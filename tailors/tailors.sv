==> flow/design.v <==
`timescale		    1ns/1ps
`default_nettype    none
module tailors #
  (
    parameter BUFFER_SIZE = 4,
    parameter WORD_SIZE = 4)
  (
    input wire clk, 
    input wire rst,
    input wire [WORD_SIZE-1:0] a_input,
    input wire a_input_valid,
    input wire [WORD_SIZE-1:0] b_input,
    input wire b_input_valid,
    input wire new_row,
    output logic [WORD_SIZE-1:0] mul1,
    output logic [WORD_SIZE-1:0] mul2,
    output logic out_data_valid
  );
  logic [WORD_SIZE-1:0][BUFFER_SIZE-1:0] a_buf;
  logic [BUFFER_SIZE-1:0] a_buf_valid;
  logic [$clog2(BUFFER_SIZE+1)-1:0] a_buf_length;
  logic [WORD_SIZE-1:0][BUFFER_SIZE-1:0] b_buf;
  logic [BUFFER_SIZE-1:0] b_buf_valid;
  logic [$clog2(BUFFER_SIZE+1)-1:0] b_buf_length;
  assign mul1 = a_buf[a_buf_length];
  assign mul2 = b_buf[a_buf_length];
  always_ff @(posedge clk) begin
    if (rst || new_row) begin
        a_buf <= 0;
        a_buf_valid <= 0;
        b_buf <= 0;
        b_buf_valid <= 0;
        a_buf_length <= 0;
        b_buf_length <= 0;
        out_data_valid <= 0;
    end
    else begin
      if (a_input_valid) begin
        a_buf[a_buf_length] <= a_input;
        a_buf_valid[a_buf_length] <= 1;
        a_buf_length <= a_buf_length == BUFFER_SIZE-1 ? a_buf_length : a_buf_length + 1;
      end
      if (b_input_valid) begin
        b_buf[b_buf_length] <= b_input;
        b_buf_valid[b_buf_length] <= 1;
        b_buf_length <= b_buf_length == BUFFER_SIZE-1 ? b_buf_length : b_buf_length + 1;
      end
      out_data_valid <= a_input_valid || b_input_valid;
    end
  end
endmodule
## Step by step through the tools: tailors

The steps from the RTL of tailors to its reports follow in flow order.
Line numbers count from 1 in the design file above.
Operators carry their Yosys type and port widths (W data, S select, Z words).
Cell names lack the library's common part.
A cell with -- has no value.

| inputs | value |
|---|---|
| design top | tailors |
| clock port | clk |
| standard-cell library | sky130hd |
| timing corner | tt_025C_1v80 |

## After elaboration

Yosys after proc, flatten, opt, wreduce and memory -nomap, before mapping. Enables and synchronous resets that opt folds into registers are not counted as muxes. Memory bits, and registers merged into a memory's read port (data or address), are not among the register bits. Print and check cells are not counted. Equal cells are merged and count once.

| bit counts | value |
|---|---|
| input bits | 13 |
| elaborated cells | 29 |
| flip-flop bits (word level) | 39 |

| cells by class | value |
|---|---|
| reduce/logical cells | 4 |
| add/sub/neg operators | 4 |
| shift operators | 6 |
| eq/ne operators | 2 |
| bitwise operators | 8 |

Operators with widths:

| operator | number |
|---|---|
| $shift A4 B33 Y16 | 2 |
| $shift A4 B33 Y16 const A | 2 |
| $neg A5 Y33 | 2 |
| $and A16 B16 Y16 | 2 |
| $or A16 B16 Y16 | 2 |
| $shiftx A16 B6 Y4 | 2 |
| $not A16 Y16 | 2 |
| $add A3 B1 Y3 const B | 2 |
| $eq A3 B2 Y1 const B | 2 |
| $reduce_and A2 Y1 | 2 |
| $logic_or A1 B1 Y1 | 2 |
| $not A1 Y1 | 2 |

## Logic depth

Yosys ltp: most cells in a row. Word level: on the elaborated netlist, between registers, memories and ports. Mapped: between sequential cells and ports; inverters and the memories' decode and read muxes count.

| depth | value |
|---|---|
| depth in word-level cells | 5 |
| ABC_AREA | 0 |
| depth in mapped cells | 9 |
| gate-level depth less buffers | 8 |

## Synthesis result

Source: synth_stat.txt of the flow (Yosys; design flattened, memories mapped). It holds for the ABC_AREA given above (unset counts as 0); a run with the other value may have another netlist.

Cell types:

| type | number |
|---|---|
| dfxtp_1 | 39 |
| a32o_1 | 23 |
| mux4_2 | 8 |
| ha_1 | 13 |
| and2_1 | 13 |
| nor2b_1 | 9 |
| nand2_1 | 12 |
| nor2_1 | 11 |
| o21ai_2 | 4 |
| inv_1 | 9 |
| a2111oi_4 | 1 |
| or2b_2 | 3 |
| nor4b_4 | 1 |
| buf_6 | 2 |
| buf_12 | 1 |
| mux2i_1 | 2 |
| o21ai_0 | 4 |
| a311oi_1 | 2 |

Not listed: further types 18, cells in them 25.

| synthesis totals | value |
|---|---|
| cell count | 182 |
| chip area (Yosys) | 0.0020032 mm^2 |
| flip-flop cells | 39 |

## Timing after synthesis

OpenSTA on the mapped netlist: ideal clock, no wires. The path of least setup slack (recovery checks aside). Input and output delay are each 20% of the period. Register names are those of the netlist, which keeps one name where synthesis merged equal registers.

| timing path after synthesis | value |
|---|---|
| kind | reg2out |
| from | register a_buf_length[0] |
| to | output mul1[2] |
| arrival time | 1277 ps |
| delay of the path | 1277 ps |
| path slack | 1443 ps |
| driving pins on the path | 5 |
| required time | 2720 ps |
| time at the first pin | 0 ps |
| period | 3400 ps |
| synthesis period reached | 1957 ps |

"delay of the path" is the arrival time less input delay plus setup time.
A path that ends at an output port has no setup time.
"driving pins on the path" counts driving pins, that of a launching flip-flop among them; a cell with two outputs on the path counts twice.
"synthesis period reached" = period - worst setup slack (recovery checks aside). The figure is calculated, with input and output delays left at 20% of the set period.
The rows between start and end are the longest chain of elaborated cells between them; the timing report does not say that the signal goes this way. Where chains are equally long, one stands for them.
A line is the first line of the expression or statement that the cell stems from. Yosys adds cells for indexed reads and writes and turns some case tables into memories.

| between the ends, after synthesis | value |
|---|---|
| cells stage by stage | dfxtp_1 -> buf_6 -> buf_12 -> mux4_2 -> and2_1 |
| length of the longest elaborated chain | 1 |
| elaborated cells on any way between the ends | 1 |

Ends and longest elaborated chain, after synthesis:

| element | RTL line | RTL |
|---|---|---|
| from (decl) | 21 | `logic [$clog2(BUFFER_SIZE+1)-1:0] a_buf_length;` |
| from (assign) | 33 | `a_buf_length <= 0;` |
| from (assign) | 41 | `a_buf_length <= a_buf_length == BUFFER_SIZE-1 ? a_buf_length : a_buf_length + 1;` |
| $shiftx A16 B6 Y4 | 25 | `assign mul1 = a_buf[a_buf_length];` |
| to (decl) | 15 | `output logic [WORD_SIZE-1:0] mul1,` |

## Path in the finished layout

Path of least setup slack in the final report of run A (OpenROAD, finished layout, wires in). Where an end is a register, its clock arrival counts in the times.
The path's times are printed in steps of 10 ps; the period is the one set.

| timing path after layout | value |
|---|---|
| kind | reg2out |
| from | register a_buf_length[0] |
| to | output mul1[2] |
| arrival time | 1660 ps |
| time at the first pin | 300 ps |
| driving pins on the path | 6 |
| required time | 1670 ps |
| period | 2090 ps |
| path slack | 20 ps |

The rows between start and end are the longest chain of elaborated cells between them; the timing report does not say that the signal goes this way. Where chains are equally long, one stands for them.

| between the ends, after layout | value |
|---|---|
| cells stage by stage | dfxtp_4 -> buf_8 -> buf_12 -> mux4_2 -> and2_4 -> buf_6 |
| length of the longest elaborated chain | 1 |
| elaborated cells on any way between the ends | 1 |

Ends and longest elaborated chain, after layout:

| element | RTL line | RTL |
|---|---|---|
| from (decl) | 21 | `logic [$clog2(BUFFER_SIZE+1)-1:0] a_buf_length;` |
| from (assign) | 33 | `a_buf_length <= 0;` |
| from (assign) | 41 | `a_buf_length <= a_buf_length == BUFFER_SIZE-1 ? a_buf_length : a_buf_length + 1;` |
| $shiftx A16 B6 Y4 | 25 | `assign mul1 = a_buf[a_buf_length];` |
| to (decl) | 15 | `output logic [WORD_SIZE-1:0] mul1,` |

Subject: flow runs of tailors

Hi,

tailors through Yosys and OpenROAD on sky130hd: 2 stored runs, unordered, with their settings and measured results. The constraints put input and output delay at 20% of the set period each and load the outputs with 0.01 pF.
By "achieved clock period" is meant the clock period of the run minus its worst setup slack. This is arithmetic on one report: input and output delays are still those of the set period (20% each).
"time used up by the worst setup path": the worst setup path's part of the clock period (all of it between registers, 20% less for each end at a port) less its slack. A launch clock that arrives late makes it longer, a capture clock that arrives late makes it shorter.
"time used up by the worst setup path" is given in steps of 10 ps.
Settings: - = not set for that run.

| name | run A | run B |
|---|---|---|
| period_ns | 2.09 | 1.96 |
| CORE_UTILIZATION | 19 | 40 |
| SETUP_SLACK_MARGIN | 0.34 | 0.53 |
| PLACE_DENSITY_LB_ADDON | 0.23 | - |
| GPL_TIMING_DRIVEN | 0 | - |
| CTS_CLUSTER_SIZE | 42 | - |
| SLEW_MARGIN | 20 | 20 |
| MIN_ROUTING_LAYER | met1 | - |
| CAP_MARGIN | 20 | 20 |
| CORE_MARGIN | 2 | 2 |
| total negative slack (ps) | 0 | -10 |
| total die area (mm^2) | 0.0113806 | 0.0055898 |
| standard-cell area of the final layout (mm^2) | 0.0029591 | 0.0029816 |
| time used up by the worst setup path (ps) | 1660 | 1580 |
| kind of the worst setup path | reg2out | reg2out |
| worst setup slack after layout (ps) | 16 | -10 |
| post-route utilization | 0.288 | 0.623 |
| post-synthesis cell area (mm^2) | 0.0020032 | 0.0020032 |
| worst hold slack in the final report (ps) | 453 | 456 |
| achieved clock period (ps) | 2074 | 1970 |

Regards
