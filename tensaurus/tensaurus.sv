==> flow/design.v <==
module tensaurus #(
    parameter MEMORY_ADDRESS_SIZE = 10,
    parameter INDEX_SIZE = 8
) (
    input wire clk,
    input wire rst,
    input wire [MEMORY_ADDRESS_SIZE-1:0] nnz_addr,
    input wire [INDEX_SIZE-1:0] i_or_j,
    input wire [INDEX_SIZE-1:0] k,
    output logic [INDEX_SIZE-1:0] i_index,
    output logic [INDEX_SIZE-1:0] j_index,
    output logic [INDEX_SIZE-1:0] k_index,
    output logic [MEMORY_ADDRESS_SIZE-1:0] nnz_addr_out,
    output logic out_data_valid
);
  logic [INDEX_SIZE-1:0] i_index_temp;
  logic [INDEX_SIZE-1:0] j_index_temp;
  logic [INDEX_SIZE-1:0] k_index_temp;
  logic [MEMORY_ADDRESS_SIZE-1:0] nnz_addr_temp;
  logic temp_valid;
  always_ff @(posedge clk or posedge rst) begin
    if (rst) begin
      i_index_temp  <= '0;
      j_index_temp  <= '0;
      k_index_temp  <= '0;
      nnz_addr_temp <= '0;
      temp_valid    <= 1'b0;
    end else begin
      if (nnz_addr == 0) begin
        i_index_temp <= i_or_j;
        temp_valid   <= 1'b0;
      end else begin
        j_index_temp  <= i_or_j;
        k_index_temp  <= k;
        nnz_addr_temp <= nnz_addr;
        temp_valid    <= 1'b1;
      end
    end
  end
  always_comb begin
    i_index        = i_index_temp;
    j_index        = j_index_temp;
    k_index        = k_index_temp;
    nnz_addr_out   = nnz_addr_temp;
    out_data_valid = temp_valid;
  end
endmodule
Step by step through the tools: tensaurus

The steps from the RTL of tensaurus to its reports follow in flow order.
Lines are those of the file above, counted from 1.
Not given: --

Design top: tensaurus
Clock input: clk
Library: sky130hd
Timing corner: tt_025C_1v80

After elaboration

Yosys after proc, flatten, opt, wreduce and memory -nomap, before mapping. Enables and synchronous resets that opt folds into registers are not counted as muxes. Memory bits, and registers merged into a memory's read port (data or address), are not among the register bits. Print and check cells are not counted.

Register bits after elaboration: 35
Latch bits: 0
Memory bits (writable): 0
Memory bits (read-only): 0
Word width x clocked read ports: 0
Memories: 0
Input port bits: 28
Output and inout port bits: 35
Cells after elaboration: 7

Add/sub/neg operators: 0
$mul: 0
Div/mod/pow operators: 0
Magnitude comparators: 0
Equal/unequal tests: 0
Shifts and indexed selects: 0
Muxes and demuxes: 1
Bitwise logic cells: 0
Reductions and logical operators: 1

Operator list:

| operator           | number |
| 10-bit logical NOT | 1 |
| 1-bit 2-to-1 mux   | 1 |

Logic depth

Yosys ltp: most cells in a row. Word level: on the elaborated netlist, between registers, memories and ports. Mapped: between sequential cells and ports; inverters and the memories' decode and read muxes count.

Depth after elaboration: 2
ABC_AREA: 0
Mapped depth: 5
Depth with buffers taken out: 4

After synthesis

The flow's flattened synthesis, as Yosys stat reports it; memories are mapped. The netlist is that of the ABC_AREA named above (0 if unset); the other value can give another one.
The area totals of this step are shown rounded.

Cells in the netlist: 79
Cell area after synthesis: 0.00136 mm^2
Sequential part of the area: 0.000876 mm^2
Flip-flops: 35

Cell types:

| cell                     | number |
| sky130_fd_sc_hd__dfrtp_1 | 35 |
| sky130_fd_sc_hd__mux2_4  | 19 |
| sky130_fd_sc_hd__a21o_1  | 10 |
| sky130_fd_sc_hd__mux2_2  | 5 |
| sky130_fd_sc_hd__buf_6   | 2 |
| sky130_fd_sc_hd__and4_4  | 1 |
| sky130_fd_sc_hd__nor2_1  | 3 |
| sky130_fd_sc_hd__inv_4   | 1 |
| sky130_fd_sc_hd__nor4_1  | 1 |
| sky130_fd_sc_hd__buf_2   | 1 |
| sky130_fd_sc_hd__inv_1   | 1 |

Path before layout

OpenSTA on the mapped netlist: ideal clock, no wires. The path of least setup slack (recovery checks aside). Input and output delay are each 20% of the period. Register names are those of the netlist, which keeps one name where synthesis merged equal registers.

Kind: in2reg
Start: input nnz_addr[1]
End: register i_index_temp[3]
Period: 1.66 ns
Setup time: 0.125 ns
Time at the first pin: 0.332 ns
Data arrival time: 1.336 ns
Setup slack: 0.199 ns
Path delay: 1.129 ns
Driving pins on the path: 5
Synthesis period reached: 1.461 ns

"path delay" = arrival - input delay + setup time.
"driving pins on the path" counts driving pins, that of a launching flip-flop among them; a cell with two outputs on the path counts twice.
"synthesis period reached" is the clock period less the worst setup slack; recovery checks do not enter. This is arithmetic on one report: input and output delays are still those of the set period (20% each).
The rows between start and end are the longest chain of elaborated cells between them; the timing report does not say that the signal goes this way. Where chains are equally long, one stands for them.
A line is the first line of the expression or statement that the cell stems from. Yosys adds cells for indexed reads and writes and turns some case tables into memories.

Cell sequence: sky130_fd_sc_hd__nor4_1 -> sky130_fd_sc_hd__and4_4 -> sky130_fd_sc_hd__inv_4 -> sky130_fd_sc_hd__buf_6 -> sky130_fd_sc_hd__mux2_4
Cells in the longest elaborated chain: 1
Elaborated cells on any way between the ends: 1
Source lines of those cells: 1

RTL lines, path after synthesis:

| element            | line | source |
| start, declared    | 7    | `input wire [MEMORY_ADDRESS_SIZE-1:0] nnz_addr,` |
| 10-bit logical NOT | 29   | `if (nnz_addr == 0) begin` |
| end, assigned      | 23   | `i_index_temp  <= '0;` |
| end, assigned      | 30   | `i_index_temp <= i_or_j;` |
| end, declared      | 16   | `logic [INDEX_SIZE-1:0] i_index_temp;` |

Worst path after layout

Path of least setup slack in the final report of stored run 1 (OpenROAD, finished layout, wires in). Where an end is a register, its clock arrival counts in the times.

Kind: in2reg
Start: input nnz_addr[5]
End: register j_index_temp[0]
Period: 0.947 ns
Setup time: 0.11 ns
Time at the first pin: 0.19 ns
Data arrival time: 1.31 ns
Setup slack: -0.20 ns
Driving pins on the path: 5

The rows between start and end are the longest chain of elaborated cells between them; the timing report does not say that the signal goes this way. Where chains are equally long, one stands for them.

Cell sequence: sky130_fd_sc_hd__buf_6 -> sky130_fd_sc_hd__nor4_4 -> sky130_fd_sc_hd__and4_4 -> sky130_fd_sc_hd__buf_6 -> sky130_fd_sc_hd__mux2_4
Cells in the longest elaborated chain: 1
Elaborated cells on any way between the ends: 1
Source lines of those cells: 1

RTL lines, path post-layout:

| element            | line | source |
| start, declared    | 7    | `input wire [MEMORY_ADDRESS_SIZE-1:0] nnz_addr,` |
| 10-bit logical NOT | 29   | `if (nnz_addr == 0) begin` |
| end, assigned      | 24   | `j_index_temp  <= '0;` |
| end, assigned      | 33   | `j_index_temp  <= i_or_j;` |
| end, declared      | 17   | `logic [INDEX_SIZE-1:0] j_index_temp;` |

Memo
Re: implementation data of tensaurus

Module tensaurus, platform sky130hd: 2 stored runs of the flow (Yosys, OpenROAD) with differing settings, in no particular order. Input and output delays are each 20% of the period that was set; the output load is 0.01 pF.
"period reached" is the run's clock period less its worst setup slack. It is reckoned from that one timing run; input and output delays stay at 20% of the period that was set.
By "worst setup path time" is meant the share of the clock period that the worst setup path is allowed (20% is reserved at inputs, 20% at outputs), minus its slack. Clock arrival times at its registers enter into it.
"total power of the final layout" rests on the timing tool's default activity at the inputs, not on a simulated workload.
The measured numbers are rounded.
A setting shown as n/a is not set for that run.
A result given as n/a is not shown for that run.

| item                                      | stored run 1 | stored run 2 |
| period_ns                                 | 0.947        | 0.922        |
| CORE_UTILIZATION                          | 21           | 66           |
| SETUP_SLACK_MARGIN                        | -0.08        | -0.07        |
| PLACE_DENSITY_LB_ADDON                    | 0.26         | 0.29         |
| ABC_AREA                                  | 0            | n/a          |
| CTS_CLUSTER_SIZE                          | 39           | n/a          |
| CAP_MARGIN                                | 20           | 20           |
| CORE_MARGIN                               | 2            | 2            |
| SLEW_MARGIN                               | 20           | 20           |
| CORE_ASPECT_RATIO                         | n/a          | 1.37         |
| CELL_PAD_IN_SITES_GLOBAL_PLACEMENT        | n/a          | 0            |
| CELL_PAD_IN_SITES_DETAIL_PLACEMENT        | n/a          | 0            |
| MAX_ROUTING_LAYER                         | n/a          | met4         |
| Yosys chip area after synthesis (mm^2)    | 0.00136      | n/a          |
| overall die area (mm^2)                   | 0.00713      | n/a          |
| standard-cell area after routing (mm^2)   | 0.00227      | n/a          |
| utilization after layout (%)              | 35.9         | n/a          |
| worst slack on setup checks (ns)          | -0.196       | n/a          |
| setup TNS (ns)                            | -6.56        | n/a          |
| worst hold slack in the final report (ns) | 0.091        | n/a          |
| total power of the final layout (uW)      | 3200         | n/a          |
| period reached (ns)                       | 1.143        | n/a          |
| worst setup path time (ns)                | 0.95         | n/a          |
| worst path kind                           | in2reg       | n/a          |

Stored run 2: not finished: placement ended with error FLW-0024
